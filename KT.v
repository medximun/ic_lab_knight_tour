==> flow/design.v <==
module KT(
    clk,
    rst_n,
    in_valid,
    in_x,
    in_y,
    move_num,
    priority_num,
    out_valid,
    out_x,
    out_y,
    move_out
);
input clk,rst_n;
input in_valid;
input [2:0] in_x,in_y;
input [4:0] move_num;
input [2:0] priority_num;
output reg out_valid;
output reg [2:0] out_x,out_y;
output reg [4:0] move_out;
parameter idle = 0;
parameter read = 1;
parameter check = 2;
parameter next_cnt = 3;
parameter next_direct = 4;
parameter exe = 5;
parameter back = 6;
parameter check_back = 7;
parameter finish = 8;
reg [3:0]cs, ns;
reg [4:0]read_cnt;
reg [2:0] x_cur;
reg [2:0] y_cur;
reg [4:0] move_cnt;
reg [2:0] priority_dir, last_dir;
reg [2:0] visited_x [0:24];
reg [2:0] visited_y [0:24];
reg [24:0] visited_table;
reg [2:0]temp_dir;
reg [2:0] pre_direct [0:24];
wire signed [3:0] move_x [0:7];
wire signed [3:0] move_y [0:7];
assign move_x[0] = -1;
assign move_x[1] =  1;
assign move_x[2] =  2;
assign move_x[3] =  2;
assign move_x[4] =  1;
assign move_x[5] = -1;
assign move_x[6] = -2;
assign move_x[7] = -2;
assign move_y[0] =  2;
assign move_y[1] =  2;
assign move_y[2] =  1;
assign move_y[3] = -1;
assign move_y[4] = -2;
assign move_y[5] = -2;
assign move_y[6] = -1;
assign move_y[7] =  1;
wire signed [3:0] check_x, check_y;
assign check_x = x_cur + move_x[temp_dir];
assign check_y = y_cur + move_y[temp_dir];
assign last_dir = priority_dir - 1;
always @(posedge clk, negedge rst_n) begin
	if(!rst_n)
		cs <= idle;
	else
		cs <= ns;
end
always@(*)begin
	case (cs)
		idle: begin 
			if(in_valid)
				ns = read;
			else
				ns = idle;
		end
		read:begin 
			if(in_valid)
				ns = read;
			else
				ns = check;
		end
		check:begin 
			if(check_x < 0 || check_x > 4 || check_y < 0 || check_y > 4 || visited_table[5 * check_x +check_y] == 1)
				ns = next_direct;
			else
				ns = next_cnt;
		end
		next_cnt: 
			ns = exe;
		next_direct:begin 
			if(temp_dir == last_dir)
				ns = back;
			else
				ns = exe;
		end
		exe:begin 
			if(read_cnt==25)
				ns = finish;
			else
				ns = check;
		end
		back: 
			ns = check_back;
		check_back:begin 
			if(pre_direct[read_cnt] == last_dir)
				ns = back;
			else
				ns = exe;
		end
		finish: 
			if (move_out ==24) 
				ns = idle;
			else
				ns = finish;
		default: 
			ns = idle;
	endcase
end
always @(posedge clk) begin
	if(ns ==read && !read_cnt)begin
		move_cnt <= move_num;
		priority_dir <= priority_num;
		end
	else begin
		if(ns ==read && !read_cnt)begin
		move_cnt <= move_cnt;
		priority_dir <= priority_dir;
		end
	end
end
always @(posedge clk, negedge rst_n) begin
	if(!rst_n)
		read_cnt <= 0;
	else if(ns == idle)
		read_cnt <= 0;
	else if(ns == read)
		read_cnt <= read_cnt + 1;
	else if(cs == next_cnt)
		read_cnt <= read_cnt + 1;
	else if(cs == back)
		read_cnt <= read_cnt - 1;
	else
		read_cnt <= read_cnt;
end
always @(posedge clk) begin
	if(ns == read)begin
		x_cur <= in_x;
		y_cur<= in_y;
	end
	else if(cs == next_cnt)begin
		x_cur <= check_x;
		y_cur <= check_y;
	end
	else if(cs == back)begin
		x_cur <= visited_x[read_cnt - 2];
		y_cur <= visited_y[read_cnt - 2];
	end
	else begin
		x_cur <= x_cur;
		y_cur <= y_cur;
	end	
end
integer i;
always @(posedge clk) begin
	if(ns == read)begin
		visited_x[read_cnt] <= in_x;
		visited_y[read_cnt] <= in_y;
	end
	else if(cs == exe)begin
		visited_x[read_cnt - 1] <= x_cur;
		visited_y[read_cnt - 1] <= y_cur;
	end
	else if(cs == back)begin
		visited_x[read_cnt-1] <= 'bx;
		visited_y[read_cnt-1] <= 'bx;
	end
	else if( move_out ==25)begin
		for(i = 0;i<25;i= i+1)begin
			visited_x[i] <= 'bx;
			visited_y[i] <= 'bx;
		end
	end
end
always @(posedge clk) begin
	if(cs == read || cs == next_cnt)
		temp_dir <= priority_dir;
	else if(cs == next_direct)
		temp_dir <= temp_dir + 1;
	else if(cs == back)
		temp_dir <= pre_direct[read_cnt -1] + 1;
end
always @(posedge clk ) begin
	if(ns == read)
	begin
		if(read_cnt <= move_cnt)
			visited_table[in_x *5 +in_y] <= 1;
	end
	else if(cs == next_cnt)
		visited_table[5*check_x +check_y]<=1;
	else if(cs == back)
		visited_table[5*x_cur+y_cur] <= 'bx;
	else if(cs == finish)
		visited_table <= 'bx;
	else
		visited_table <= visited_table;
end
always@(posedge clk or negedge rst_n) begin
	if(!rst_n) begin
		out_valid <= 0;
		move_out <= 0;
		out_x <= 0;
		out_y <= 0;
	end
	else if(ns == finish || cs ==finish ) begin
		if(move_out < 25)begin
			if(move_out==25)begin
				out_valid <= 0;
				move_out <= 0;
				out_x <= 0;
				out_y <= 0;
			end
			else begin
				out_valid <= 1;
				move_out <= move_out + 1;
				out_x <= visited_x [move_out];
				out_y <= visited_y [move_out];
			end
		end
	end
	else begin
		out_valid <= 0;
		move_out <= 0;
		out_x <= 0;
		out_y <= 0;
	end
end
integer j;
always @(posedge clk ) begin
	if(cs == next_cnt)
		pre_direct[read_cnt]<=temp_dir;
	else if(cs == finish)begin
		for(j = 0;j < 25;j= j+1)begin
			pre_direct[j] <= 'bx;
		end
	end
	else if(cs== check_back && ns ==exe)
		pre_direct[read_cnt] <= 'bx;
end
endmodule
Tool chain data of KT
Tool output for the design above, in the order of the flow.
Lines are those of the file above, counted from 1.
Operators: Yosys type, input widths -> output width; for muxes data width and select width s.
Library cell names are shortened.
Not given: --
Set-up
  design top: KT
  clock port: clk
  standard-cell library: sky130hd
  corner: tt_025C_1v80

Word-level counts
Counts by Yosys on the flattened word-level netlist (proc, flatten, opt, wreduce; memories kept). Register bits leave out memories and registers merged into their read ports (data or address). Print and check cells are left out.
Memory sizes are those after Yosys's memory passes, which may raise the word count (mostly to a power of two), join words into wider ones and drop unused or constant bits.
Cells by class
  add/sub/neg operators: 15
  multiply operators: 3
  $lt $le $gt $ge: 6
  equal/unequal tests: 25
  shifts and indexed selects: 5
  multiplexer cells: 72
  bitwise operators: 12
  reduce/logical cells: 27
Operators by type and width (number)
  $shift 1x33->25 const A: 4
  $mux 25: 4
  $mux 3: 28
  $and 25x25->25: 3
  $or 25x25->25: 3
  $not 25->25: 3
  $neg 7->33: 2
  $mux 5: 10
  $pmux 4 s9: 1
  $neg 9->33: 1
  $mul 4x4->8 const A: 1
  $pmux 4 s4: 2
  $shiftx 25x9->1: 1
  $mux 1: 22
  $eq 4x3->1 const B: 5
  $mul 3x3->6 const A: 1
  $mul 3x3->6 const B: 1
  $reduce_or 2->1: 8
  $eq 5x5->1 const B: 3
  $add 6x3->7: 2
  $eq 3x3->1 const B: 4
  $add 5x1->5 const B: 2
  $add 8x4->9: 1
  $add 3x4->4: 2
  $lt 4x1->1 const B: 2
  $eq 4x1->1 const B: 2
  $eq 4x2->1 const B: 2
  $gt 4x4->1 const B: 2
Not listed: further kinds 23, cells in them 43.
Bit counts
  register bits after elaboration: 63
  bits in writable memories: 288
  memories kept: 3
  input bits: 17
  word-level cells: 180
Memory list
  pre_direct: words 32, bits a word 3, RTL line 41  | reg [2:0] pre_direct [0:24];
  visited_x: words 32, bits a word 3, RTL line 37  | reg [2:0] visited_x [0:24];
  visited_y: words 32, bits a word 3, RTL line 38  | reg [2:0] visited_y [0:24];

Longest topological paths
Longest topological path by Yosys (ltp), each cell counted once; first at word level (registers and memories cut), then after technology mapping (sequential cells cut; the memories' decode and read muxes count).
Depth
  depth after elaboration: 17
  ABC_AREA: 0
  depth in mapped cells: 28
  depth with buffers taken out: 26

Mapped cells and area
Source: synth_stat.txt of the flow (Yosys; design flattened, memories mapped). It holds for the ABC_AREA given above (unset counts as 0); a run with the other value may have another netlist.
Cells by type
  edfxtp_1: number 330, area in all 9.91E+03 µm²
  ha_1: number 76, area in all 950.912 µm²
  mux4_2: number 41, area in all 923.386 µm²
  dfrtp_1: number 25, area in all 625.6 µm²
  a211oi_1: number 70, area in all 525.504 µm²
  mux2i_1: number 48, area in all 480.461 µm²
  mux2_2: number 37, area in all 416.65 µm²
  inv_1: number 97, area in all 364.099 µm²
  o22ai_1: number 51, area in all 319.056 µm²
  nand2_1: number 79, area in all 296.534 µm²
  a21oi_1: number 57, area in all 285.274 µm²
  nor2_1: number 73, area in all 274.013 µm²
  mux2_1: number 22, area in all 247.738 µm²
  fa_1: number 9, area in all 180.173 µm²
  xnor2_1: number 20, area in all 175.168 µm²
  o21ai_0: number 33, area in all 165.158 µm²
  nand3_1: number 31, area in all 155.149 µm²
  buf_2: number 29, area in all 145.139 µm²
Not listed: further types 77, cells in them 376.
Mapped netlist
  mapped cells: 1504
  chip area (Yosys): 19338.5 µm²
  area of sequential cells: 10561.4 µm²
  flip-flops: 356
  buffer cells: 82

Worst setup path after synthesis
Source: OpenSTA report_checks on the synthesized netlist (no wires, ideal clock, input and output delay 20% of the period each), path of least setup slack; recovery checks are left aside. Register names are those of the netlist, which keeps one name where synthesis merged equal registers.
Timing after synthesis
  path kind: flip-flop to flip-flop
  start: reg temp_dir[1]
  end: reg visited_table[12]
  clock period: 9220 ps
  setup time: 153 ps
  arrival: 6728 ps
  setup slack: 2340 ps
  path delay: 6881 ps
  stages on the path: 27
  synthesis period reached: 6880 ps
"path delay" is the arrival time less input delay plus setup time.
"stages on the path" counts driving pins, that of a launching flip-flop among them; a cell with two outputs on the path counts twice.
"synthesis period reached" is the clock period less the worst setup slack; recovery checks do not enter. This is arithmetic on one report: input and output delays are still those of the set period (20% each).
The rows between start and end are the longest chain of elaborated cells between them; the timing report does not say that the signal goes this way. Where chains are equally long, one stands for them.
A line is the first line of the expression or statement that the cell stems from. Yosys adds cells for indexed reads and writes and turns some case tables into memories.
At most two assigning lines are given for a register; there are more.
Where a signal picks the word or bit written, the line may be left out of the assigning lines.
Ways into the end's enable are left out, as the timed path ends at the data pin.
Between the ends, after synthesis
  path through: edfxtp_1 clkbuf_1 nand2_1 xor2_1 inv_1 ha_1 a21oi_1 xor2_1 inv_1 ha_1 ha_1 fa_1 inv_1 fa_1 nand2b_1 a2111o_1 o311ai_0 clkbuf_1 nand2_1 ha_1 nand3_1 or4_1 a32o_1 nand3_1 buf_2 nand3_1 o22ai_1
  cells in the longest elaborated chain: 13
Ends and longest elaborated chain, after synthesis
  start: declaration: RTL line 40  | reg [2:0]temp_dir;
  start: assignment: RTL line 188  | temp_dir <= priority_dir;
  start: assignment: RTL line 190  | temp_dir <= temp_dir + 1;
  $eq 3x3->1: RTL line 61  | assign check_x = x_cur + move_x[temp_dir];
  $reduce_or 2->1
  $pmux 4 s4: RTL line 61
  $add 3x4->4: RTL line 61
  $mul 4x4->8: RTL line 201  | visited_table[5*check_x +check_y]<=1;
  $add 8x4->9: RTL line 201
  $neg 9->33: RTL line 201
  $shift 1x33->25: RTL line 201
  $not 25->25: RTL line 201
  $and 25x25->25: RTL line 201
  $or 25x25->25: RTL line 201
  $mux 25: RTL line 200  | else if(cs == next_cnt)
  $mux 25: RTL line 195  | if(ns == read)
  end: assignment: RTL line 205  | visited_table <= 'bx;
  end: assignment: RTL line 207  | visited_table <= visited_table;
  end: declaration: RTL line 39  | reg [24:0] visited_table;

Timing after layout
From the final timing report of run 1: the path of least setup slack in the routed layout; clock arrival at registers is part of the times.
The report prints the path's times to 10 ps; the period is as set.
Timing post-layout
  path kind: flip-flop to flip-flop
  start: reg temp_dir[2]
  end: reg visited_table[3]
  clock period: 6040 ps
  setup time: 140 ps
  arrival: 6500 ps
  setup slack: -30 ps
  stages on the path: 28
The rows between start and end are the longest chain of elaborated cells between them; the timing report does not say that the signal goes this way. Where chains are equally long, one stands for them.
At most two assigning lines are given for a register; there are more.
Where a signal picks the word or bit written, the line may be left out of the assigning lines.
Ways into the end's enable are left out, as the timed path ends at the data pin.
Between the ends, post-layout
  path through: edfxtp_1 xnor2_2 or2_2 ha_1 a21o_1 a21oi_4 xnor2_4 ha_1 inv_1 ha_1 inv_1 fa_1 inv_1 ha_2 buf_4 nor2_1 o21ai_0 nand2_1 nand3_2 or2_2 nand2b_1 ha_1 nor4b_4 nand4b_1 nor3b_2 buf_4 nand4b_1 o221ai_1
  cells in the longest elaborated chain: 13
Ends and longest elaborated chain, post-layout
  start: declaration: RTL line 40  | reg [2:0]temp_dir;
  start: assignment: RTL line 188  | temp_dir <= priority_dir;
  start: assignment: RTL line 190  | temp_dir <= temp_dir + 1;
  $eq 3x3->1: RTL line 61  | assign check_x = x_cur + move_x[temp_dir];
  $reduce_or 2->1
  $pmux 4 s4: RTL line 61
  $add 3x4->4: RTL line 61
  $mul 4x4->8: RTL line 201  | visited_table[5*check_x +check_y]<=1;
  $add 8x4->9: RTL line 201
  $neg 9->33: RTL line 201
  $shift 1x33->25: RTL line 201
  $not 25->25: RTL line 201
  $and 25x25->25: RTL line 201
  $or 25x25->25: RTL line 201
  $mux 25: RTL line 200  | else if(cs == next_cnt)
  $mux 25: RTL line 195  | if(ns == read)
  end: assignment: RTL line 205  | visited_table <= 'bx;
  end: assignment: RTL line 207  | visited_table <= visited_table;
  end: declaration: RTL line 39  | reg [24:0] visited_table;

Design KT on sky130hd. What follows are 2 stored runs of the flow, each under its own settings; their order means nothing. The constraints put input and output delay at 20% of the set period each and load the outputs with 0.01 pF.
"period reached" = clock period - worst setup slack. The figure is calculated, with input and output delays left at 20% of the set period.
"time used up by the worst setup path": the worst setup path's part of the clock period (all of it between registers, 20% less for each end at a port) less its slack. A launch clock that arrives late makes it longer, a capture clock that arrives late makes it shorter.
"time used up by the worst setup path" is known to 10 ps.

==> run 1: settings <==
{ "period_ns": 6.04, "CORE_UTILIZATION": 70, "SETUP_SLACK_MARGIN": -0.26, "PLACE_DENSITY_LB_ADDON": 0.04, "CORE_MARGIN": 10, "CELL_PAD_IN_SITES_DETAIL_PLACEMENT": 0, "TNS_END_PERCENT": 15, "CTS_CLUSTER_SIZE": 72, "CTS_CLUSTER_DIAMETER": 279, "CAP_MARGIN": 20, "SLEW_MARGIN": 20 }
==> run 1: results <==
netlist area reported by Yosys: 19338.5 µm²
die area: 34674.2 µm²
standard-cell area of the final layout: 20727.4 µm²
utilization after layout: 76.5%
setup slack of the worst path: -26 ps
setup TNS: -51 ps
worst hold slack: 511 ps
period reached: 6066 ps
time used up by the worst setup path: 6070 ps
critical path type: flip-flop to flip-flop

==> run 2: settings <==
{ "period_ns": 5.48, "CORE_UTILIZATION": 58, "SETUP_SLACK_MARGIN": 0.59, "PLACE_DENSITY_LB_ADDON": 0.01, "HOLD_SLACK_MARGIN": 0.13, "CELL_PAD_IN_SITES_GLOBAL_PLACEMENT": 0, "ABC_AREA": 0, "GPL_TIMING_DRIVEN": 1, "CTS_CLUSTER_DIAMETER": 299, "CAP_MARGIN": 35, "SLEW_MARGIN": 25, "CORE_MARGIN": 2 }
==> run 2: results <==
netlist area reported by Yosys: 19338.5 µm²
die area: 34819.6 µm²
standard-cell area of the final layout: 22957.0 µm²
utilization after layout: 70.2%
setup slack of the worst path: -258 ps
setup TNS: -3991 ps
worst hold slack: 477 ps
period reached: 5738 ps
time used up by the worst setup path: 5740 ps
critical path type: flip-flop to flip-flop
